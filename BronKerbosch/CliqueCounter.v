==> flow/design.v <==
module CliqueCounter (
  input [8:0] graph, 
  input clk, 
  output reg [2:0] clique_count
);
reg [2:0] i;
reg [2:0] temp_count;
always @(posedge clk) 
begin
  temp_count = 0;
  for (i = 0; i < 6; i = i + 1) begin
    if ((graph[i+2] && graph[i+1] && graph[i]) == 1)
      temp_count = temp_count + 1;
  end
  clique_count <= temp_count;
end
endmodule
# ---- Tool chain data of CliqueCounter
# Tool output for the design above, in the order of the flow.
# Lines are those of the file above, counted from 1.
# Operators: Yosys type, input widths -> output width; for muxes data width and select width s.
# Cell names lack the library's common part.
# Not given: n/a
dict set report inputs {
  design {CliqueCounter}
  clock_port {clk}
  cell_library {sky130hd}
  corner {tt_025C_1v80}
}

# ---- Elaborated design
# Source: Yosys, flattened and elaborated, memories not mapped. Widths are those after wreduce; folded enables and synchronous resets count as part of the registers. Registers that Yosys merges into a memory's read port (data or address) are not register bits. Print and check cells do not count. Equal cells are merged and count once.
dict set report bits {
  register_bits 3
  in_bits 10
  out_inout_bits 3
  elab_cells 30
}
dict set report op_classes {
  add_sub_neg 5
  eq_ne 6
  mux 6
  reduce_and_logical 12
}
# op count
set op_table {}
lappend op_table {{$add 3x1->3 const B} 5}
lappend op_table {{$mux 3} 5}
lappend op_table {{$logic_and 1x1->1} 12}
lappend op_table {{$eq 1x1->1 const B} 6}
lappend op_table {{$mux 1} 1}

# ---- Depth
# Depth = most cells in a row (Yosys ltp): at word level without a register or memory, in the mapped netlist without a sequential cell, where the memories' decode and read muxes count.
dict set report depth {
  depth_word 14
  ABC_AREA 0
  mapped_depth 14
  mapped_depth_nobuf 13
}

# ---- Netlist
# The flow's flattened synthesis, as Yosys stat reports it; memories are mapped. The netlist is that of the ABC_AREA named above (0 if unset); the other value can give another one.
# The area totals of this step are shown rounded.
dict set report synth_totals {
  cell_count 69
  mapped_area_um2 518
  seq_area_um2 60.1
  ffs 3
  buffers 6
}
# type count type_area_um2
set types {}
lappend types {ha_1 6 75.072}
lappend types {dfxtp_1 3 60.058}
lappend types {xnor2_1 6 52.55}
lappend types {nand3_1 6 30.029}
lappend types {nand2_1 7 26.275}
lappend types {a21oi_1 4 20.019}
lappend types {xor2_1 2 17.517}
lappend types {inv_1 4 15.014}
lappend types {mux2_4 1 15.014}
lappend types {nor2_1 4 15.014}
lappend types {nor3b_1 2 15.014}
lappend types {o211ai_2 1 12.512}
lappend types {buf_6 1 11.261}
lappend types {a221o_1 1 10.01}
lappend types {buf_2 2 10.01}
lappend types {mux2i_1 1 10.01}
lappend types {nand3_2 1 10.01}
lappend types {nor3_1 2 10.01}
# Not listed: further types 14, cells in them 15.

# ---- Worst setup path after synthesis
# Path of least setup slack by OpenSTA after synthesis, without wires, with an ideal clock, recovery checks aside; 20% of the period is set as input and as output delay. Where synthesis merged equal registers, the netlist keeps one of their names.
dict set report synth_timing {
  kind {input-to-reg}
  startpoint {input graph[2]}
  endpoint {register clique_count[1]}
  clock_period_ns 5.88
  in_delay_ns 1.176
  setup_ns 0.117
  t_first_pin_ns 1.176
  t_arrival_ns 3.411
  t_required_ns 5.763
  slack_ns 2.352
  path_delay_ns 2.352
  path_stages 12
  n_path_buf 1
  period_less_setup_slack_ns 3.528
}
# "path_delay_ns" is the arrival time less input delay plus setup time.
# "path_stages": output pins that drive a net of the path, with the launching flip-flop's if there is one; two outputs of one cell count as two.
# "period_less_setup_slack_ns" = period - worst setup slack (recovery checks aside). The figure is calculated, with input and output delays left at 20% of the set period.
# Between the ends stands the longest chain of elaborated cells between them, by number of cells; it is not shown to be the way that was timed. Of several equally long chains one is given.
# Each line given opens the expression or statement behind the cell; cells for indexed reads and writes are added by Yosys, which also makes memories of some case tables.
dict set report synth_between {
  cell_sequence {buf_6 > and3_1 > ha_1 > inv_1 > xnor2_1 > o211ai_2 > ha_1 > mux2_4 > ha_1 > inv_1 > a21oi_1 > o22a_1}
  elab_chain_cells 14
  cells_between 19
  lines_between 2
  cone_classes {add/sub: 5; eq/ne: 3; mux: 6; reduce/logical: 5}
}
# item line
set synth_lines {}
lappend synth_lines {{start: declaration} 2} ;# input [8:0] graph,
lappend synth_lines {{$logic_and 1x1->1 (2 in a row)} 12} ;# if ((graph[i+2] && graph[i+1] && graph[i]) == 1)
lappend synth_lines {{$eq 1x1->1} 12}
lappend synth_lines {{$mux 1} 12}
lappend synth_lines {{$add 3x1->3} 13} ;# temp_count = temp_count + 1;
lappend synth_lines {{$mux 3} 12}
lappend synth_lines {{$add 3x1->3} 13}
lappend synth_lines {{$mux 3} 12}
lappend synth_lines {{$add 3x1->3} 13}
lappend synth_lines {{$mux 3} 12}
lappend synth_lines {{$add 3x1->3} 13}
lappend synth_lines {{$mux 3} 12}
lappend synth_lines {{$add 3x1->3} 13}
lappend synth_lines {{$mux 3} 12}
lappend synth_lines {{end: assignment} 15} ;# clique_count <= temp_count;
lappend synth_lines {{end: declaration} 4} ;# output reg [2:0] clique_count

# ---- Worst path after layout
# Path of least setup slack in the final report of record 2 (OpenROAD, finished layout, wires in). Where an end is a register, its clock arrival counts in the times.
dict set report layout_timing {
  kind {input-to-reg}
  startpoint {input graph[2]}
  endpoint {register clique_count[1]}
  clock_period_ns 3.43
  in_delay_ns 0.69
  setup_ns 0.11
  t_first_pin_ns 0.69
  t_arrival_ns 3.06
  t_required_ns 3.55
  slack_ns 0.49
  path_stages 13
  n_path_buf 1
}
# Between the ends stands the longest chain of elaborated cells between them, by number of cells; it is not shown to be the way that was timed. Of several equally long chains one is given.
dict set report layout_between {
  cell_sequence {dlygate4sd2_1 > and3_4 > inv_2 > ha_2 > mux2i_2 > xnor2_2 > o211ai_2 > ha_1 > mux2_4 > ha_4 > inv_1 > a21oi_1 > o22a_1}
  elab_chain_cells 14
  cells_between 19
  lines_between 2
  cone_classes {add/sub: 5; eq/ne: 3; mux: 6; reduce/logical: 5}
}
# item line
set layout_lines {}
lappend layout_lines {{start: declaration} 2} ;# input [8:0] graph,
lappend layout_lines {{$logic_and 1x1->1 (2 in a row)} 12} ;# if ((graph[i+2] && graph[i+1] && graph[i]) == 1)
lappend layout_lines {{$eq 1x1->1} 12}
lappend layout_lines {{$mux 1} 12}
lappend layout_lines {{$add 3x1->3} 13} ;# temp_count = temp_count + 1;
lappend layout_lines {{$mux 3} 12}
lappend layout_lines {{$add 3x1->3} 13}
lappend layout_lines {{$mux 3} 12}
lappend layout_lines {{$add 3x1->3} 13}
lappend layout_lines {{$mux 3} 12}
lappend layout_lines {{$add 3x1->3} 13}
lappend layout_lines {{$mux 3} 12}
lappend layout_lines {{$add 3x1->3} 13}
lappend layout_lines {{$mux 3} 12}
lappend layout_lines {{end: assignment} 15} ;# clique_count <= temp_count;
lappend layout_lines {{end: declaration} 4} ;# output reg [2:0] clique_count

; Design CliqueCounter on sky130hd. What follows are 2 stored runs of the flow, each under its own settings; their order means nothing. The constraints put input and output delay at 20% of the set period each and load the outputs with 0.01 pF.
; By "achieved_period_ns" is meant the clock period of the run minus its worst setup slack. This is arithmetic on one report: input and output delays are still those of the set period (20% each).
; "worst_setup_path_time_ns": the worst setup path's part of the clock period (all of it between registers, 20% less for each end at a port) less its slack. A launch clock that arrives late makes it longer, a capture clock that arrives late makes it shorter.
; "power_total_mw" rests on the timing tool's default activity at the inputs, not on a simulated workload.
; Results are given in rounded form.

[record 1: settings]
period_ns = 5.64
CORE_UTILIZATION = 68
SETUP_SLACK_MARGIN = 1.26
CTS_CLUSTER_SIZE = 59
CAP_MARGIN = 35
MIN_ROUTING_LAYER = met2
MAX_ROUTING_LAYER = met4
CORE_MARGIN = 2
SLEW_MARGIN = 20
[record 1: results]
outcome = stopped before the end: floorplanning reported PDN-0185

[record 2: settings]
period_ns = 3.43
SETUP_SLACK_MARGIN = 0.32
CAP_MARGIN = 20
CORE_MARGIN = 2
CORE_UTILIZATION = 40
SLEW_MARGIN = 20
[record 2: results]
achieved_period_ns = 2.939
final_stdcell_area_um2 = 748
die_area_um2 = 1600
worst_setup_path_time_ns = 2.25
critical_path_type = input-to-reg
power_total_mw = 0.183
synth_area_um2 = 518
timing.hold.ws_ns = 1.08
layout_utilization_pct = 64.7
worst_setup_slack_ns = 0.491
tns_ns = 0.000
